==> flow/design.v <==
module BCD_module (
	input  [3:0] bcd_in,
	output reg [6:0] bcd_out
);
	always @(*) 
		begin
			case (bcd_in)
				4'b0000:bcd_out = ~7'b1111110;
				4'b0001:bcd_out = ~7'b0110000;
				4'b0010:bcd_out = ~7'b1101101;
				4'b0011:bcd_out = ~7'b1111001;
				4'b0100:bcd_out = ~7'b0110011;
				4'b0101:bcd_out = ~7'b1011011;
				4'b0110:bcd_out = ~7'b1011111;
				4'b0111:bcd_out = ~7'b1110000;
				4'b1000:bcd_out = ~7'b1111111;
				4'b1001:bcd_out = ~7'b1111011;
				default:bcd_out = ~7'b0000000;
			endcase
		end
endmodule
module password (
    input clk,
    input rst,
    input load,
    input [3:0] SW,
    output reg [6:0] HEX0,
    output reg [6:0] HEX1,
    output reg [6:0] HEX2,
    output reg [6:0] HEX3
);
    parameter [15:0] password = 16'h1234;
    parameter IDLE = 3'd0,
              S1   = 3'd1,
              S2   = 3'd2,
              S3   = 3'd3,
              GOOD = 3'd4,
              BAD  = 3'd5;
    reg [2:0] state, next_state;
    reg load_sync0, load_sync1;
    wire load_pulse;
    wire [6:0] bcd_out;
    BCD_module bcd_inst (
        .bcd_in(SW),
        .bcd_out(bcd_out)
    );
    always @(posedge clk)
		 begin
			  load_sync0 <= load;
			  load_sync1 <= load_sync0;
		 end
    assign load_pulse = load_sync0 & ~load_sync1;
    always @(posedge clk or posedge rst)
		 begin
			  if (rst)
					state <= IDLE;
			  else
					state <= next_state;
		 end
    always @(*)
		 begin
			  next_state = state;
			  case (state)
					IDLE:
						 if (load_pulse)
							  if (SW == password[15:12])
									next_state = S1;
							  else
									next_state = BAD;
					S1:
						 if (load_pulse)
							  if (SW == password[11:8])
									next_state = S2;
							  else
									next_state = BAD;
					S2:
						 if (load_pulse)
							  if (SW == password[7:4])
									next_state = S3;
							  else
									next_state = BAD;
					S3:
						 if (load_pulse)
							  if (SW == password[3:0])
									next_state = GOOD;
							  else
									next_state = BAD;
					GOOD:
						 next_state = GOOD;
					BAD:
						 next_state = BAD;
			  endcase
		 end
    always @(*)
		 begin
			  HEX0 = 7'b1111111;
			  HEX1 = 7'b1111111;
			  HEX2 = 7'b1111111;
			  HEX3 = 7'b1111111;
			  case (state)
					IDLE, S1, S2, S3:
						 HEX0 = bcd_out;
					GOOD:
					begin
						 HEX3 = ~7'b0111101;  
						 HEX2 = ~7'b1111110;  
						 HEX1 = ~7'b1111110;  
						 HEX0 = ~7'b0111101;  
					end
					BAD:
					begin
						 HEX3 = ~7'b0011111;  
						 HEX2 = ~7'b1110111;  
						 HEX1 = ~7'b0111101;  
						 HEX0 = 7'b1111111;  
					end
			  endcase
		 end
endmodule
module password_wr (
    input MAX10_CLK1_50,
    input [9:0] SW,
    input [1:0] KEY,
    output [0:6] HEX0,
    output [0:6] HEX1,
    output [0:6] HEX2,
    output [0:6] HEX3
);
    password dut (
        .clk(MAX10_CLK1_50),
        .rst(~KEY[0]),
        .load(~KEY[1]),
        .SW(SW[3:0]),
        .HEX0(HEX0),
        .HEX1(HEX1),
        .HEX2(HEX2),
        .HEX3(HEX3)
    );
endmodule
## Reports on password_wr

Tool output for the design above, in the order of the flow.
Lines are those of the file above, counted from 1.
Operators carry their Yosys type and port widths (W data, S select, Z words).
Library cell names are shortened.
The mark - stands for no value.

| inputs | value |
|---|---|
| design top | password_wr |
| clock input | MAX10_CLK1_50 |
| library | sky130hd |
| library corner | tt_025C_1v80 |

## After elaboration

Source: Yosys, flattened and elaborated, memories not mapped. Widths are those after wreduce. Registers that Yosys merges into a memory's read port (data or address) are not register bits. Print and check cells do not count. Equal cells are merged and count once.
Memory sizes are those after Yosys's memory passes, which may raise the word count (mostly to a power of two), join words into wider ones and drop unused or constant bits.

| cells by class | value |
|---|---|
| equal/unequal tests | 13 |
| $lt $le $gt $ge | 0 |
| $add $sub $neg | 0 |
| div/mod/pow operators | 0 |
| reduce/logical cells | 4 |
| $mul | 0 |
| bitwise gates (word level) | 3 |
| mux-type cells | 13 |
| shifts and indexed selects | 0 |

Operators by type and width:

| kind | number |
|---|---|
| $pmux W7 S2 | 3 |
| $mux W3 | 7 |
| $pmux W3 S6 | 1 |
| $pmux W6 S2 | 1 |
| $ne A2 B1 Y1 const B | 4 |
| $eq A4 B2 Y1 const B | 2 |
| $eq A3 B2 Y1 const B | 2 |
| $eq A3 B3 Y1 const B | 2 |
| $reduce_bool A6 Y1 | 1 |
| $reduce_and A5 Y1 | 1 |
| $eq A4 B1 Y1 const B | 1 |
| $eq A4 B3 Y1 const B | 1 |
| $reduce_or A4 Y1 | 1 |
| $eq A3 B1 Y1 const B | 1 |
| $logic_not A3 Y1 | 1 |
| $not A1 Y1 | 2 |
| $and A1 B1 Y1 | 1 |
| $mux W1 | 1 |

| word-level totals | value |
|---|---|
| bits in read-only memories | 112 |
| word width x clocked read ports | 0 |
| memories kept | 1 |
| latch bits | 0 |
| cells after elaboration | 37 |
| RAM bits | 0 |
| flip-flop bits (word level) | 5 |
| bits of input ports | 13 |

Memories:

| memory | depth | width | rd ports | wr ports | RTL line | source |
|---|---|---|---|---|---|---|
| (no name shown) | 16 | 7 | 1 | 0 | 7 | `case (bcd_in)` |

## Logic depth

Yosys ltp: most cells in a row. Word level: on the elaborated netlist, between registers, memories and ports. Mapped: between sequential cells and ports; inverters and the memories' decode and read muxes count.

| depth | value |
|---|---|
| word-level depth | 4 |
| ABC_AREA | 1 |
| gate-level depth with buffers | 7 |
| gate-level depth less buffers | 7 |

## Mapped cells and area

Source: synth_stat.txt of the flow (Yosys; design flattened, memories mapped). It holds for the ABC_AREA given above (unset counts as 0); a run with the other value may have another netlist.
The area totals of this step are shown rounded.

Cells by type:

| cell | number |
|---|---|
| buf_4 | 18 |
| dfrtp_1 | 5 |
| nand2_1 | 27 |
| ha_1 | 6 |
| nand3_1 | 9 |
| dfxtp_1 | 2 |
| inv_1 | 10 |
| dfstp_2 | 1 |
| o21ai_1 | 5 |
| nor2_1 | 5 |
| o211ai_1 | 2 |
| o31ai_1 | 2 |
| nand4_1 | 2 |
| o22ai_1 | 2 |
| nor2_4 | 1 |
| inv_2 | 2 |
| nand3b_1 | 1 |
| nor2_2 | 1 |

Not listed: further types 2, cells in them 2.

| synthesis totals | value |
|---|---|
| buffers | 18 |
| flip-flops | 8 |
| sequential part of the area | 191 µm² |
| standard cells after synthesis | 103 |
| synthesis area | 726 µm² |

## Timing after synthesis

OpenSTA on the mapped netlist: ideal clock, no wires. The path of least setup slack (recovery checks aside). Input and output delay are each 20% of the period. Register names are those of the netlist, which keeps one name where synthesis merged equal registers.

| timing path post-synthesis | value |
|---|---|
| path kind | register to output |
| start point | register dut.state |
| end point | output HEX1[1] |
| delay of the path | 1.154 ns |
| arrival | 1.154 ns |
| clock period | 1.76 ns |
| path slack | 0.254 ns |
| launch time at the first pin | 0.000 ns |
| stages on the path | 3 |
| buffers on the path | 1 |
| period reached after synthesis | 1.506 ns |

"delay of the path" = arrival - input delay + setup time.
At an output port there is no setup time.
"stages on the path" counts driving pins, that of a launching flip-flop among them; a cell with two outputs on the path counts twice.
"period reached after synthesis" is the clock period less the worst setup slack; recovery checks do not enter. This is arithmetic on one report: input and output delays are still those of the set period (20% each).
An end named without its bit number is one bit of that signal or, where synthesis recoded a state register, one of its new flip-flops.

| between the ends, post-synthesis | value |
|---|---|
| path through | dfrtp_1 > nor2_1 > buf_4 |

Ends and longest elaborated chain, post-synthesis:

| item | RTL line | source |
|---|---|---|
| from (decl) | 39 | `reg [2:0] state, next_state;` |
| from (assign) | 56 | `state <= IDLE;` |
| from (assign) | 58 | `state <= next_state;` |
| to (decl) | 125 | `output [0:6] HEX1,` |

Chain of elaborated cells between the ends: none given.
Nets of the timed path that keep an RTL name, with a line that drives or declares them; the list need not be complete.

Nets with RTL names, path post-synthesis:

| signal | RTL line | source |
|---|---|---|
| HEX1[4] | 100 | `case (state)` |

## Path in the finished layout

Path of least setup slack in the final report of flow run A (OpenROAD, finished layout, wires in). Where an end is a register, its clock arrival counts in the times.

| timing path post-layout | value |
|---|---|
| path kind | input to output |
| start point | input SW[1] |
| end point | output HEX0[3] |
| arrival | 1.56 ns |
| stages on the path | 9 |
| buffers on the path | 3 |
| clock period | 2.02 ns |
| path slack | 0.06 ns |
| input delay | 0.40 ns |
| launch time at the first pin | 0.40 ns |

Between the ends stands the longest chain of elaborated cells between them, by number of cells; it is not shown to be the way that was timed. Of several equally long chains one is given.
Each line given opens the expression or statement behind the cell; cells for indexed reads and writes are added by Yosys, which also makes memories of some case tables.
A memory read counts as a cell of the chain, while the word-level depth stops at memories.

| between the ends, post-layout | value |
|---|---|
| path through | clkdlybuf4s15_1 > inv_2 > buf_4 > ha_1 > nand2_1 > nand2_1 > o21ai_1 > nand2_1 > clkdlybuf4s15_2 |
| cells in the longest elaborated chain | 2 |
| elaborated cells on any way between the ends | 2 |
| source lines of those cells | 2 |
| classes of those cells | 1 x mux; 1 x memory |

Ends and longest elaborated chain, post-layout:

| item | RTL line | source |
|---|---|---|
| from (decl) | 122 | `input [9:0] SW,` |
| $mem_v2 Z16 W7 | 7 | `case (bcd_in)` |
| $pmux W7 S2 | 100 | `case (state)` |
| to (decl) | 124 | `output [0:6] HEX0,` |

--- measured runs ---
Measured data: module password_wr, platform sky130hd, 2 stored runs of the flow under differing settings, order arbitrary. Input and output delays are each 20% of the period that was set; the output load is 0.01 pF.
"achieved period" is the run's clock period less its worst setup slack. It is reckoned from that one timing run; input and output delays stay at 20% of the period that was set.
"worst path time" = time allowed to the worst setup path (clock period - input delay - output delay, where it has them) - its slack; a late launch clock adds to it, a late capture clock takes from it.
By "power consumption" is meant OpenSTA's value without simulated activity: inputs other than the clock are taken to toggle once in ten clock periods, and the tool carries that through the logic.
The results are shown rounded.

#### Flow run A

| setting | value |
|---|---|
| period_ns | `2.02` |
| CORE_UTILIZATION | `28` |
| PLACE_DENSITY_LB_ADDON | `0.14` |
| CORE_MARGIN | `3` |
| CELL_PAD_IN_SITES_DETAIL_PLACEMENT | `1` |
| ABC_AREA | `1` |
| GPL_ROUTABILITY_DRIVEN | `0` |
| CTS_CLUSTER_SIZE | `20` |
| MAX_ROUTING_LAYER | `met4` |
| CAP_MARGIN | `20` |
| SLEW_MARGIN | `20` |

| result | value |
|---|---|
| post-layout utilization | 0.463 |
| worst path time | 1.16 ns |
| class of the worst setup path | input to output |
| smallest setup slack | 0.055 ns |
| mapped cell area after synthesis | 726 µm² |
| worst hold slack in the final report | 0.351 ns |
| die footprint | 3,240 µm² |
| standard-cell area after routing | 1,080 µm² |
| final setup TNS | 0.000 ns |
| achieved period | 1.965 ns |
| power consumption | 0.377 mW |

#### Flow run B

| setting | value |
|---|---|
| period_ns | `2.49` |
| CORE_UTILIZATION | `50` |
| SETUP_SLACK_MARGIN | `0.24` |
| PLACE_DENSITY_LB_ADDON | `0.06` |
| CORE_ASPECT_RATIO | `1.63` |
| CORE_MARGIN | `10` |
| CTS_CLUSTER_SIZE | `66` |
| SLEW_MARGIN | `10` |
| MAX_ROUTING_LAYER | `met4` |
| CAP_MARGIN | `20` |

| result | value |
|---|---|
| worst path time | 1.19 ns |
| class of the worst setup path | input to output |
| smallest setup slack | 0.309 ns |
| final setup TNS | 0.000 ns |
| post-layout utilization | 0.79 |
| achieved period | 2.181 ns |
| worst hold slack in the final report | 0.362 ns |
| power consumption | 0.326 mW |
| die footprint | 3,510 µm² |
| mapped cell area after synthesis | 754 µm² |
| standard-cell area after routing | 1,090 µm² |
--- end ---
